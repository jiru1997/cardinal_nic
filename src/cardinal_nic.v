==> flow/design.v <==
module cardinal_nic(
  input             clk, 
  input             reset, 
  input [1:0]       addr, 
  input [63:0]      d_in,
  input             nicEn, 
  input             nicWrEn, 
  input             net_ro, 
  input             net_polarity, 
  input             net_si, 
  input [63:0]      net_di, 
  output reg        net_ri, 
  output reg        net_so, 
  output reg [63:0] net_do,
  output reg [63:0] d_out
);
parameter INPUT_CHANNEL_BUFFER             = 2'b00;
parameter INPUT_CHANNEL_STATUE_REGISTER    = 2'b01;
parameter OUTPUT_CHANNEL_BUFFER            = 2'b10;
parameter OUTPUT_CHANNEL_STATUE_REGISTER   = 2'b11;
reg input_statue_reg;
reg output_statue_reg;
reg[63:0] input_buffer;
reg[63:0] output_buffer;
always @(posedge clk) begin
  if(reset) begin
    net_do <= 64'b0;
    net_so <= 1'b0;
  end 
  else begin
    if(output_statue_reg == 1'b1 && net_ro == 1'b1 && net_polarity == output_buffer[63]) begin
       net_do <= output_buffer;
       net_so            <= 1'b1;
    end 
    else begin
       net_do <= net_do;
       net_so            <= 1'b0;
    end
  end
end
always @(posedge clk) begin 
  if(reset) begin
    output_buffer <= 64'b0;
  end 
  else begin
    if(nicEn && nicWrEn && addr == OUTPUT_CHANNEL_BUFFER) begin
      output_buffer <= d_in;
    end 
    else begin
      output_buffer <= output_buffer;
    end
  end 
end
always @(posedge clk) begin
  if(reset) begin
    output_statue_reg <= 1'b0;
  end 
  else begin
    if(output_statue_reg == 1'b1 && net_ro == 1'b1 && net_polarity == output_buffer[63]) begin
      output_statue_reg <= 1'b0;
    end 
    else if(nicEn && nicWrEn && addr == OUTPUT_CHANNEL_BUFFER) begin
      output_statue_reg <= 1'b1;
    end 
    else begin
      output_statue_reg <= output_statue_reg;
    end
  end
end 
always @(posedge clk) begin
  if(reset) begin
    input_buffer <= 64'b0;
  end 
  else begin
    if(net_ri == 1'b1 && net_si == 1'b1) begin
      input_buffer <= net_di;
    end 
    else begin
      input_buffer <= input_buffer;
    end 
  end
end
always @(posedge clk) begin
  if(reset) begin
    d_out <= 64'b0;
  end 
  else begin
    if(nicEn && !nicWrEn) begin
      case(addr)
        INPUT_CHANNEL_BUFFER:            d_out <= input_buffer;        
        INPUT_CHANNEL_STATUE_REGISTER:   d_out <= {input_statue_reg, 63'b0};  
        OUTPUT_CHANNEL_STATUE_REGISTER:  d_out <= {output_statue_reg, 63'b0};  
        default:                         d_out <= 64'b0;
      endcase
    end 
    else begin
      d_out <= d_out;
    end
  end
end
always @(posedge clk) begin
  if(reset) begin
    input_statue_reg <= 1'b0;
    net_ri           <= 1'b1;
  end 
  else begin
    if(nicEn && !nicWrEn && addr == INPUT_CHANNEL_BUFFER) begin
      input_statue_reg <= 1'b0;
      net_ri           <= 1'b1;
    end 
    else if(net_ri == 1'b1 && net_si == 1'b1) begin
      input_statue_reg <= 1'b1;
      net_ri           <= 1'b0;
    end 
    else begin
      input_statue_reg <= input_statue_reg;
      net_ri           <= net_ri;
    end
  end
end
endmodule
Step by step through the tools: cardinal_nic
What the tools print for cardinal_nic, step after step.
Lines are those of the file above, counted from 1.
Operators: Yosys type, input widths -> output width; for muxes data width and select width s.
Library cell names are shortened.
The mark -- stands for no value.
Design
  top: cardinal_nic
  clock input: clk
  cell library: sky130hd
  corner: tt_025C_1v80

Elaborated design
Source: Yosys, flattened and elaborated, memories not mapped. Widths are those after wreduce. Registers that Yosys merges into a memory's read port (data or address) are not register bits. Print and check cells do not count. Equal cells are merged and count once.
Word-level totals
  bits in registers: 260
  bits of input ports: 137
Operators by class
  equal/unequal tests: 4
  muxes and demuxes: 2
  reduce/logical cells: 11
Operator list (number)
  $pmux 64 s3: 1
  $logic_and 1x1->1: 7
  $eq 2x2->1 const B: 2
  $reduce_or 2->1: 2
  $eq 2x1->1 const B: 1
  $logic_not 2->1: 1
  $eq 1x1->1: 1
  $logic_not 1->1: 1
  $mux 1: 1

Longest topological paths
Longest topological path by Yosys (ltp), each cell counted once; first at word level (registers and memories cut), then after technology mapping (sequential cells cut; the memories' decode and read muxes count).
Logic depth
  depth after elaboration: 4
  ABC_AREA: 0
  depth in mapped cells: 5
  mapped depth without buffers: 3

After synthesis
Yosys stat after the flow's synthesis: flattened, memories mapped to cells. It holds for the ABC_AREA given above (unset counts as 0); a run with the other value may have another netlist.
Cell types (number)
  dfxtp_1: 260
  nand2_1: 258
  a21oi_1: 128
  a22o_1: 64
  a22oi_2: 39
  buf_6: 23
  nor2_1: 64
  a22oi_1: 24
  buf_2: 24
  clkbuf_1: 27
  nor4b_4: 1
  buf_4: 2
  nand3b_1: 2
  o21a_1: 2
  and4b_1: 1
  mux2i_1: 1
  nor3_2: 1
  o21ba_2: 1
Other cell types: 9; their cells: 9.
Mapped netlist
  flip-flop cells: 260
  sequential part of the area: 5205.0 µm²
  synthesis area: 8928.6 µm²
  standard cells after synthesis: 931

Path before layout
Path of least setup slack by OpenSTA after synthesis, without wires, with an ideal clock, recovery checks aside; 20% of the period is set as input and as output delay. Where synthesis merged equal registers, the netlist keeps one of their names.
Timing after synthesis
  kind: flip-flop to flip-flop
  start point: register output_buffer[63]
  end point: register net_do[0]
  required time: 1.053 ns
  path delay: 1.240 ns
  time at the first pin: 0.000 ns
  library setup time: 0.117 ns
  path slack: -0.070 ns
  data arrival time: 1.123 ns
  clock period: 1.17 ns
  stages: 6
  path buffers: 2
  synthesis period reached: 1.24 ns
"path delay" is the arrival time less input delay plus setup time.
"stages" counts driving pins, that of a launching flip-flop among them; a cell with two outputs on the path counts twice.
"synthesis period reached" = period - worst setup slack (recovery checks aside). The figure is calculated, with input and output delays left at 20% of the set period.
The rows between start and end are the longest chain of elaborated cells between them; the timing report does not say that the signal goes this way. Where chains are equally long, one stands for them.
A line is the first line of the expression or statement that the cell stems from. Yosys adds cells for indexed reads and writes and turns some case tables into memories.
A register here has more assigning lines than the two given.
Between the ends, after synthesis
  cell sequence: dfxtp_1 -> xor2_1 -> o21ba_2 -> buf_6 -> buf_6 -> a22o_1
  cells in the longest elaborated chain: 2
Ends and longest elaborated chain, after synthesis
  start: declaration: RTL line 24  | reg[63:0] output_buffer;
  start: assignment: RTL line 47  | output_buffer <= d_in;
  start: assignment: RTL line 50  | output_buffer <= output_buffer;
  $eq 1x1->1: RTL line 31  | if(output_statue_reg == 1'b1 && net_ro == 1'b1 && net_polarity == output_buffer[63]) begin
  $logic_and 1x1->1: RTL line 31
  end: assignment: RTL line 32  | net_do <= output_buffer;
  end: assignment: RTL line 36  | net_do <= net_do;
  end: declaration: RTL line 14  | output reg [63:0] net_do,

Path in the finished layout
From the final timing report of run 1: the path of least setup slack in the routed layout; clock arrival at registers is part of the times.
Timing post-layout
  kind: flip-flop to flip-flop
  start point: register output_buffer[63]
  end point: register net_do[30]
  path slack: -0.40 ns
  time at the first pin: 0.50 ns
  required time: 1.41 ns
  path buffers: 2
  stages: 6
  data arrival time: 1.82 ns
  clock period: 0.98 ns
  library setup time: 0.06 ns
The rows between start and end are the longest chain of elaborated cells between them; the timing report does not say that the signal goes this way. Where chains are equally long, one stands for them.
A register here has more assigning lines than the two given.
Between the ends, post-layout
  cell sequence: dfxtp_4 -> xor2_4 -> nor3_4 -> buf_6 -> buf_12 -> a22o_1
  cells in the longest elaborated chain: 2
Ends and longest elaborated chain, post-layout
  start: declaration: RTL line 24  | reg[63:0] output_buffer;
  start: assignment: RTL line 47  | output_buffer <= d_in;
  start: assignment: RTL line 50  | output_buffer <= output_buffer;
  $eq 1x1->1: RTL line 31  | if(output_statue_reg == 1'b1 && net_ro == 1'b1 && net_polarity == output_buffer[63]) begin
  $logic_and 1x1->1: RTL line 31
  end: assignment: RTL line 32  | net_do <= output_buffer;
  end: assignment: RTL line 36  | net_do <= net_do;
  end: declaration: RTL line 14  | output reg [63:0] net_do,

Appendix: measured runs

Flow measurements of cardinal_nic on sky130hd: 2 stored runs with different settings, listed in no order. Input and output delays are each 20% of the period that was set; the output load is 0.01 pF.
"power": no workload was simulated; the value follows from the tool's default switching activity.

==> run 1: settings <==
{ "period_ns": 0.98, "CORE_UTILIZATION": 55, "PLACE_DENSITY": 0.78, "CORE_ASPECT_RATIO": 1.48, "CELL_PAD_IN_SITES_DETAIL_PLACEMENT": 0, "TNS_END_PERCENT": 35, "GPL_TIMING_DRIVEN": 1, "SLEW_MARGIN": 0, "CAP_MARGIN": 20, "CORE_MARGIN": 2 }
==> run 1: results <==
power: 22159 uW
total die area: 17288.1 µm²
worst setup slack after layout: -0.404 ns
total negative slack: -55.771 ns
standard-cell area after layout: 14406.3 µm²
Yosys chip area after synthesis: 8928.6 µm²

==> run 2: settings <==
{ "period_ns": 1.31, "CORE_UTILIZATION": 25, "SETUP_SLACK_MARGIN": 0.02, "PLACE_DENSITY": 0.6, "CORE_MARGIN": 3, "CELL_PAD_IN_SITES_GLOBAL_PLACEMENT": 0, "CTS_CLUSTER_SIZE": 15, "CTS_CLUSTER_DIAMETER": 126, "MIN_ROUTING_LAYER": "met1", "MAX_ROUTING_LAYER": "met4", "CAP_MARGIN": 20, "SLEW_MARGIN": 20 }
==> run 2: results <==
standard-cell area after layout: 12802.3 µm²
Yosys chip area after synthesis: 8928.6 µm²
total die area: 38017.2 µm²
total negative slack: -0.004 ns
power: 15073 uW
worst setup slack after layout: -0.004 ns
